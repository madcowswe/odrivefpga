==> flow/design.v <==
`timescale 1 ps / 1 ps
module QEI #(
		parameter AUTO_CLOCK_SINK_CLOCK_RATE = "-1"
	) (
		input  wire        clk,           
		input  wire        reset_n,       
		input  wire        MMS_read,      
		output reg [31:0] MMS_readdata,  
		input  wire        MMS_write,
		input  wire [31:0] MMS_writedata,
		input  wire [1:0]  MMS_addr,
		input  wire [0:2]  encABZ          
	);
	reg [31:0] count;
	reg clearOnZ;
	reg revDir;
	reg quadA;
	reg quadB;
	reg encZ;
	reg encAreg;
	reg encBreg;
	reg encZreg;
	always @(posedge clk) encAreg <= encABZ[0];
	always @(posedge clk) encBreg <= encABZ[1];
	always @(posedge clk) encZreg <= encABZ[2];
	always @(posedge clk) quadA <= encAreg;
	always @(posedge clk) quadB <= encBreg;
	always @(posedge clk) encZ <= encZreg;
	reg quadA_delayed, quadB_delayed;
	always @(posedge clk) quadA_delayed <= quadA;
	always @(posedge clk) quadB_delayed <= quadB;
	wire count_enable = quadA ^ quadA_delayed ^ quadB ^ quadB_delayed;
	wire count_direction = quadA ^ quadB_delayed;
	always @(posedge clk or negedge reset_n) begin : proc_count
		if(~reset_n) begin
			count <= 32'h00000000;
			clearOnZ <= 1'b0;
			revDir <= 1'b0;
		end else begin
			if(count_enable) begin
				if(count_direction ^ revDir)
					count<=count+1;
				else
					count<=count-1;
			end
			if(clearOnZ & encZ) begin
				count <= 32'h00000000;
				clearOnZ <= 1'b0;
			end
			if(MMS_write) begin
				case (MMS_addr)
					2'h0:
						count <= MMS_writedata;
					2'h1:
						clearOnZ <= MMS_writedata[0];
					2'h2:
						revDir <= MMS_writedata[0];
					default :  ;
				endcase
			end
		end
	end
	always @(*) begin : proc_MMSread
		MMS_readdata <= 32'h00000000;
		case (MMS_addr)
			2'h0:
				MMS_readdata <= count;
			2'h1:
				MMS_readdata[0] <= clearOnZ;
			2'h2:
				MMS_readdata[0] <= revDir;
			default :  ;
		endcase
	end
endmodule
* Reports on QEI *
Tool output for the design above, in the order of the flow.
Lines are those of the file above, counted from 1.
Operators: Yosys type, input widths -> output width; for muxes data width and select width s.
Cell names lack the library's common part.
The mark -- stands for no value.

set-up
  design top = QEI
  clock = clk
  library = sky130hd
  corner = tt_025C_1v80

* Word level *
Yosys after proc, flatten, opt, wreduce and memory -nomap, before mapping. Enables and synchronous resets that opt folds into registers are not counted as muxes. Memory bits, and registers merged into a memory's read port (data or address), are not among the register bits. Print and check cells are not counted. Equal cells are merged and count once.

bit counts
  flip-flop bits (word level) = 42
  bits of input ports = 41
  output and inout bits = 32
  elaborated cells = 33

cells by class
  add/subtract/negate cells = 2
  equal/unequal tests = 2
  mux-type cells = 10
  bitwise gates (word level) = 6
  reduce/logical cells = 2

operator list
  kind                   number
  $mux 32                5
  $add 32x1->32 const B  1
  $sub 32x1->32 const B  1
  $mux 31                1
  $xor 1x1->1            5
  $pmux 1 s3             1
  $mux 1                 3
  $eq 2x1->1 const B     1
  $eq 2x2->1 const B     1
  $logic_not 2->1        1
  $reduce_and 2->1       1
  $and 1x1->1            1

* Depth *
Longest topological path by Yosys (ltp), each cell counted once; first at word level (registers and memories cut), then after technology mapping (sequential cells cut; the memories' decode and read muxes count).

depth
  word-level depth = 7
  ABC_AREA = 0
  depth in mapped cells = 11
  depth with buffers taken out = 9

* Synthesis result *
Source: synth_stat.txt of the flow (Yosys; design flattened, memories mapped). It holds for the ABC_AREA given above (unset counts as 0); a run with the other value may have another netlist.

mapped netlist
  cells in the netlist = 466
  chip area (Yosys) = 3539.6 um^2
  area of sequential cells = 1011.0 um^2
  flip-flop cells = 42
  buffer cells = 46

cell types
  cell      number  area in all (um^2)
  dfrtp_1   34      850.816
  nand2_1   51      191.434
  and2_1    30      187.68
  o21ai_0   35      175.168
  dfxtp_1   8       160.154
  nor3_1    30      150.144
  nor4_1    24      150.144
  clkbuf_1  38      142.637
  xnor2_1   15      131.376
  nand3_1   26      130.125
  nand4_1   13      81.328
  nor2_1    19      71.318
  xor2_1    8       70.067
  or3_1     11      68.816
  or4_1     9       67.565
  and3_1    10      62.56
  a21oi_1   12      60.058
  mux2i_1   5       50.048

Not listed: further types 44, cells in them 88.

* Path before layout *
OpenSTA on the mapped netlist: ideal clock, no wires. The path of least setup slack (recovery checks aside). Input and output delay are each 20% of the period. Register names are those of the netlist, which keeps one name where synthesis merged equal registers.

timing path after synthesis
  kind = register to register
  start = reg quadA
  end = reg count[24]
  period = 3.38 ns
  library setup time = 0.131 ns
  launch time at the first pin = 0.000 ns
  arrival = 3.064 ns
  required time = 3.249 ns
  setup slack = 0.184 ns
  delay of the path = 3.195 ns
  driving pins on the path = 11
  period reached after synthesis = 3.196 ns

"delay of the path" is the arrival time less input delay plus setup time.
"driving pins on the path": output pins that drive a net of the path, with the launching flip-flop's if there is one; two outputs of one cell count as two.
"period reached after synthesis" = period - worst setup slack (recovery checks aside). The figure is calculated, with input and output delays left at 20% of the set period.
The rows between start and end are the longest chain of elaborated cells between them; the timing report does not say that the signal goes this way. Where chains are equally long, one stands for them.
A line is the first line of the expression or statement that the cell stems from. Yosys adds cells for indexed reads and writes and turns some case tables into memories.
A register here has more assigning lines than the two given.

on the way, after synthesis
  cells stage by stage = dfxtp_1 xor3_1 clkbuf_1 clkbuf_1 xnor2_1 ha_1 or3_1 a22oi_1 o2111ai_1 and4_1 or3_1
  cells in the longest elaborated chain = 7
  elaborated cells between the ends (all ways) = 10
  source lines of those cells = 7
  classes of those cells = 5 x mux; 5 x logic

ends and longest elaborated chain, after synthesis
  element             line  RTL
  start: declaration  17    reg quadA;
  start: assignment   26    always @(posedge clk) quadA <= encAreg;
  $xor 1x1->1         33    wire count_direction = quadA ^ quadB_delayed;
  $xor 1x1->1         41    if(count_direction ^ revDir)
  $mux 32             41
  $mux 32             40    if(count_enable) begin
  $mux 32             46    if(clearOnZ & encZ) begin
  $mux 32             51    case (MMS_addr)
  $mux 32             50    if(MMS_write) begin
  end: assignment     44    count<=count-1;
  end: assignment     53    count <= MMS_writedata;
  end: declaration    14    reg [31:0] count;

* Timing after layout *
From the final timing report of flow run B: the path of least setup slack in the routed layout; clock arrival at registers is part of the times.

timing path after layout
  kind = input to output
  start = in MMS_addr[0]
  end = out MMS_readdata[29]
  period = 5.07 ns
  input delay = 1.01 ns
  output delay = 1.01 ns
  launch time at the first pin = 1.01 ns
  arrival = 2.68 ns
  required time = 4.06 ns
  setup slack = 1.37 ns
  driving pins on the path = 5

The rows between start and end are the longest chain of elaborated cells between them; the timing report does not say that the signal goes this way. Where chains are equally long, one stands for them.

on the way, after layout
  cells stage by stage = clkdlybuf4s50_1 nor2_1 buf_4 and2_1 clkdlybuf4s50_1
  cells in the longest elaborated chain = 2
  elaborated cells between the ends (all ways) = 2
  classes of those cells = 1 x mux; 1 x reduce/logical

ends and longest elaborated chain, after layout
  element             line  RTL
  start: declaration  11    input wire [1:0] MMS_addr,
  $logic_not 2->1     65    case (MMS_addr)
  $mux 31             65
  end: declaration    8     output reg [31:0] MMS_readdata,

Subject: flow runs of QEI

Hi,

Record of 2 stored runs of the RTL-to-layout flow on QEI, platform sky130hd. The runs are unordered. Constraints: input delay and output delay 20% of the set period each, output load 0.01 pF.
"achieved clock period (ns)": clock period set for the run, less the worst setup slack. It is reckoned from that one timing run; input and output delays stay at 20% of the period that was set.
"worst setup path time (ns)" means the part of the period allowed to the worst setup path (the constraints hold back 20% at inputs and 20% at outputs) less its slack; where the path has registers, the arrival times of their clocks count too.

settings of flow run A
{
  "period_ns": 3.51,
  "CORE_UTILIZATION": 47,
  "SETUP_SLACK_MARGIN": 0.13,
  "PLACE_DENSITY": 0.68,
  "CELL_PAD_IN_SITES_GLOBAL_PLACEMENT": 3,
  "CELL_PAD_IN_SITES_DETAIL_PLACEMENT": 2,
  "TNS_END_PERCENT": 85,
  "GPL_TIMING_DRIVEN": 0,
  "GPL_ROUTABILITY_DRIVEN": 1,
  "CTS_CLUSTER_DIAMETER": 383,
  "CAP_MARGIN": 40,
  "SLEW_MARGIN": 30,
  "MAX_ROUTING_LAYER": "met5",
  "CORE_MARGIN": 2
}
report of flow run A: did not finish, place, GPL-0301

settings of flow run B
{
  "period_ns": 5.07,
  "CAP_MARGIN": 20,
  "CORE_MARGIN": 2,
  "CORE_UTILIZATION": 40,
  "SLEW_MARGIN": 20
}
report of flow run B
yosys chip area after synthesis (um^2): 3539.6
finish__design__die__area: 9617.7
finish__design__instance__area__stdcell: 4403.0
finish__timing__setup__ws: 1.372
finish__timing__hold__ws: 0.331
achieved clock period (ns): 3.698
worst setup path time (ns): 1.67
worst setup path kind: input to output

Regards
