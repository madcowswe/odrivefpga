==> flow/design.v <==
`timescale 1 ps / 1 ps
module Triggered_ADC_Sequencer 
	(
		input  wire        clk,                  
		input  wire        reset_n,              
		input  wire        chout_ready,          
		output wire        chout_valid,          
		output wire [4:0]  chout_data,           
		output wire        chout_startofpacket,  
		output wire        chout_endofpacket,    
		output reg         irq_out,              
		input  wire        MMS_read,             
		input  wire        MMS_write,            
		input  wire [4:0]  MMS_address,          
		output reg [31:0] MMS_readdata,         
		input  wire [31:0] MMS_writedata,        
		input  wire        resp_valid,           
		input  wire [11:0] resp_data,            
		input  wire [4:0]  resp_channel,         
		input  wire        resp_startofpacket,   
		input  wire        resp_endofpacket,     
		input  wire        trig_in               
	);
	localparam REG_EN = 5'h0;
	localparam REG_IRQFLAG = 5'h1;
	localparam REG_MAXSEQ = 5'h2;
	reg [11:0] samp_store [0:7];
	reg En;
	reg [2:0] max_seq;
	reg [4:0] ch_map [0:7];
	always @(posedge clk or negedge reset_n) begin : proc_MMSwrite
		if(~reset_n) begin
			max_seq <= 3'd0;
			irq_out <= 1'b0;
			En <= 1'b0;
		end else begin
			if(MMS_write) begin
				if(MMS_address < 5'h10) begin
					case (MMS_address)
						REG_EN:
							En <= MMS_writedata[0];
						REG_IRQFLAG:
							irq_out <= MMS_writedata[0];
						REG_MAXSEQ:
							max_seq <= MMS_writedata[2:0];
					endcase
				end else if(MMS_address >= 5'h10 && MMS_address < 5'h18) begin
					ch_map[MMS_address & 5'h0F] <= MMS_writedata[4:0];
				end
			end
			if(resp_endofpacket & resp_valid) begin
				irq_out <= 1'b1;
			end
		end
	end
	always @(*) begin : proc_MMSread
		MMS_readdata <= 32'b00000000000000000000000000000000;
		if(MMS_address < 5'h10) begin
			case (MMS_address)
				REG_EN:
					MMS_readdata[0]  <= En;
				REG_IRQFLAG:
					MMS_readdata[0]  <= irq_out;
				REG_MAXSEQ:
					MMS_readdata[2:0]  <= max_seq;
			endcase
		end else if(MMS_address >= 5'h10 && MMS_address < 5'h18) begin
			MMS_readdata[4:0] <= ch_map[MMS_address & 5'h0F];
		end else if(MMS_address >= 5'h18) begin
			MMS_readdata[11:0] <= samp_store[MMS_address & 5'h0F];
		end
	end
	reg [2:0] sequence_ctr;
	reg seq_running;
	always @(posedge clk or negedge reset_n) begin : proc_sequence
		if(~reset_n) begin
			sequence_ctr <= 3'b000;
			seq_running <= 1'b0;
		end else begin
			if(~En | chout_endofpacket & chout_valid & chout_ready) begin
				seq_running <= 1'b0;
			end
			if(trig_in & En) begin
				seq_running <= 1'b1;
			end
			if(chout_valid & chout_ready) begin
				sequence_ctr <= sequence_ctr + 3'd1;
				if(sequence_ctr == max_seq) begin
					sequence_ctr <= 3'd0;
				end
			end
			if(~En) begin
				sequence_ctr <= 3'b000;
			end
		end
	end
	assign chout_data = ch_map[sequence_ctr];
	assign chout_valid = seq_running;
	assign chout_startofpacket = sequence_ctr == 3'b000;
	assign chout_endofpacket = sequence_ctr == max_seq;
	reg [2:0] resp_ctr;
	always @(posedge clk or negedge reset_n) begin : proc_resp
		if(~reset_n) begin
			resp_ctr <= 3'b000;
		end else begin
			if(resp_startofpacket) begin
				samp_store[3'd0] <= resp_data;
				resp_ctr <= 3'd1;
			end else if(resp_valid) begin
				samp_store[resp_ctr] <= resp_data;
				resp_ctr <= resp_ctr + 3'd1;
			end
		end
	end
endmodule
== Tool chain data of Triggered_ADC_Sequencer ==
The steps from the RTL of Triggered_ADC_Sequencer to its reports follow in flow order.
Lines are those of the file above, counted from 1.
Operators: Yosys type, input widths -> output width; for muxes data width and select width s.
Cell names lack the library's common part.
A cell with n/a has no value.
Design
  design top: Triggered_ADC_Sequencer
  clock: clk
  standard-cell library: sky130hd
  library corner: tt_025C_1v80

== Word-level counts ==
Source: Yosys, flattened and elaborated. Widths are those after wreduce. Registers that Yosys merges into a memory's read port (data or address) are not register bits. Print and check cells do not count. Equal cells are merged and count once.
Bit counts
  flip-flop bits (word level): 148
  elaborated cells: 123
Cells by class
  add/subtract/negate cells: 2
  $lt $le $gt $ge: 4
  equality and inequality tests: 25
  muxes and demuxes: 31
  bitwise operators: 9
  reductions and logical operators: 30
Operators with widths (number)
  $pmux 12 s8: 1
  $pmux 5 s8: 2
  $reduce_and 5->1: 8
  $eq 3x3->1 const B: 12
  $mux 12: 3
  $reduce_and 4->1: 7
  $mux 7: 3
  $eq 3x2->1 const B: 6
  $mux 3: 5
  $mux 2: 7
  $reduce_bool 2->1: 6
  $reduce_and 3->1: 4
  $ge 5x5->1 const B: 2
  $lt 5x5->1 const B: 2
  $eq 3x1->1 const B: 3
  $logic_not 3->1: 3
  $mux 1: 9
  $add 3x1->3 const B: 2
  $and 1x1->1: 5
  $eq 5x1->1 const B: 1
  $eq 5x2->1 const B: 1
  $logic_not 5->1: 1
  $not 1->1: 3
  $eq 3x3->1: 1
  $pmux 1 s3: 1
  $ne 2x1->1 const B: 1
  $or 1x1->1: 1
  $logic_and 1x1->1: 1

== Logic depth ==
Depth = most cells in a row (Yosys ltp): at word level without a register or memory, in the mapped netlist without a sequential cell, where the memories' decode and read muxes count.
Logic depth
  word-level depth: 6
  ABC_AREA: 0
  gate-level depth with buffers: 7

== Mapped cells and area ==
The flow's flattened synthesis, as Yosys stat reports it; memories are mapped. The netlist is that of the ABC_AREA named above (0 if unset); the other value can give another one.
Totals and module areas in this step are rounded.
Mapped netlist
  mapped cells: 486
  synthesis area: 6805 sq um
  sequential area: 4384 sq um
  flip-flops: 148
Cells by type
  edfxtp_1: number 136, total area 4.08E+03 sq um
  dfrtp_1: number 12, total area 300.288 sq um
  mux2i_1: number 23, total area 230.221 sq um
  buf_4: number 22, total area 165.158 sq um
  ha_1: number 12, total area 150.144 sq um
  a221oi_1: number 15, total area 131.376 sq um
  buf_6: number 11, total area 123.869 sq um
  nor2_1: number 32, total area 120.115 sq um
  o21ai_0: number 22, total area 110.106 sq um
  mux2_2: number 9, total area 101.347 sq um
  nand2b_1: number 14, total area 87.584 sq um
  nand2_1: number 23, total area 86.333 sq um
  a22o_1: number 9, total area 78.826 sq um
  o2bb2ai_1: number 8, total area 70.067 sq um
  inv_1: number 16, total area 60.058 sq um
  nor2b_1: number 9, total area 56.304 sq um
  a222oi_1: number 5, total area 50.048 sq um
  buf_2: number 9, total area 45.043 sq um
Not listed: further types 37, cells in them 99.

== Worst setup path after synthesis ==
Path of least setup slack by OpenSTA after synthesis, without wires, with an ideal clock, recovery checks aside; 20% of the period is set as input and as output delay. Where synthesis merged equal registers, the netlist keeps one of their names.
Path after synthesis
  kind: input port to flip-flop
  start point: input resp_valid
  end point: register samp_store[2][0]
  clock period: 2.46 ns
  external input delay: 0.492 ns
  launch time at the first pin: 0.492 ns
  arrival time: 1.777 ns
  slack: 0.286 ns
  path delay: 1.681 ns
  stages: 3
  synthesis period reached: 2.174 ns
"path delay" is the arrival time less input delay plus setup time.
"stages" counts driving pins, that of a launching flip-flop among them; a cell with two outputs on the path counts twice.
"synthesis period reached" = period - worst setup slack (recovery checks aside). The figure is calculated, with input and output delays left at 20% of the set period.
The rows between start and end are the longest chain of elaborated cells between them; the timing report does not say that the signal goes this way. Where chains are equally long, one stands for them.
A line is the first line of the expression or statement that the cell stems from. Yosys adds cells for indexed reads and writes and turns some case tables into memories.
On the way, after synthesis
  cells stage by stage: clkbuf_1 -> nand3_1 -> nor3_1
  length of the longest elaborated chain: 1
  elaborated cells between the ends (all ways): 1
  source lines of those cells: 0
  classes of those cells: 1 x reduce/logical
RTL lines, path after synthesis
  start, declared: line 17  | input wire resp_valid,
  $reduce_and 4->1
  end, assigned: line 110  | samp_store[resp_ctr] <= resp_data;
  end, declared: line 27  | reg [11:0] samp_store [0:7];

== Worst path after layout ==
From the final timing report of flow run 1: the path of least setup slack in the routed layout; clock arrival at registers is part of the times.
Path post-layout
  kind: flip-flop to output port
  start point: register sequence_ctr[0]
  end point: output chout_data[1]
  clock period: 3.42 ns
  launch time at the first pin: 0.56 ns
  arrival time: 2.41 ns
  slack: 0.33 ns
  stages: 7
The rows between start and end are the longest chain of elaborated cells between them; the timing report does not say that the signal goes this way. Where chains are equally long, one stands for them.
At most two assigning lines are given for a register; there are more.
On the way, post-layout
  cells stage by stage: dfrtp_2 -> inv_2 -> ha_4 -> and2_4 -> a222oi_1 -> a41oi_1 -> buf_2
  length of the longest elaborated chain: 2
  elaborated cells between the ends (all ways): 9
  classes of those cells: 7 x eq/ne; 1 x mux; 1 x reduce/logical
RTL lines, path post-layout
  start, declared: line 73  | reg [2:0] sequence_ctr;
  start, assigned: line 77  | sequence_ctr <= 3'b000;
  start, assigned: line 87  | sequence_ctr <= sequence_ctr + 3'd1;
  $eq 3x3->1: line 97  | assign chout_data = ch_map[sequence_ctr];
  $pmux 5 s8: line 97
  end, declared: line 8  | output wire [4:0] chout_data,

Memo
Re: implementation data of Triggered_ADC_Sequencer

Design Triggered_ADC_Sequencer on sky130hd. What follows are 2 stored runs of the flow, each under its own settings; their order means nothing. The constraints put input and output delay at 20% of the set period each and load the outputs with 0.01 pF.
"achieved clock period" is the run's clock period less its worst setup slack. It is reckoned from that one timing run; input and output delays stay at 20% of the period that was set.
"worst setup path time" = time allowed to the worst setup path (clock period - input delay - output delay, where it has them) - its slack; a late launch clock adds to it, a late capture clock takes from it.
"power" rests on the timing tool's default activity at the inputs, not on a simulated workload.
Measured values are rounded.
[flow run 1] settings: period_ns=3.42, CORE_UTILIZATION=72, SETUP_SLACK_MARGIN=0.79, PLACE_DENSITY_LB_ADDON=0.04, HOLD_SLACK_MARGIN=0.08, CORE_MARGIN=10, CTS_CLUSTER_SIZE=51, CAP_MARGIN=35, SLEW_MARGIN=20, MIN_ROUTING_LAYER=met1
[flow run 1] result: chip area after synthesis (Yosys) 6805 sq um, die area 13740 sq um, utilization 96.2 %, worst setup slack after layout 0.326 ns, total negative slack 0.000 ns, power 4518 uW, achieved clock period 3.094 ns, worst setup path time 2.41 ns, worst setup path kind flip-flop to output port
[flow run 2] settings: period_ns=1.74, CORE_UTILIZATION=70, SETUP_SLACK_MARGIN=0.35, HOLD_SLACK_MARGIN=0.21, CORE_MARGIN=9, TNS_END_PERCENT=35, CTS_CLUSTER_DIAMETER=97, MIN_ROUTING_LAYER=met1, MAX_ROUTING_LAYER=met5, CAP_MARGIN=20, SLEW_MARGIN=20
[flow run 2] result: did not finish, clock tree synthesis stopped with DPL-0033
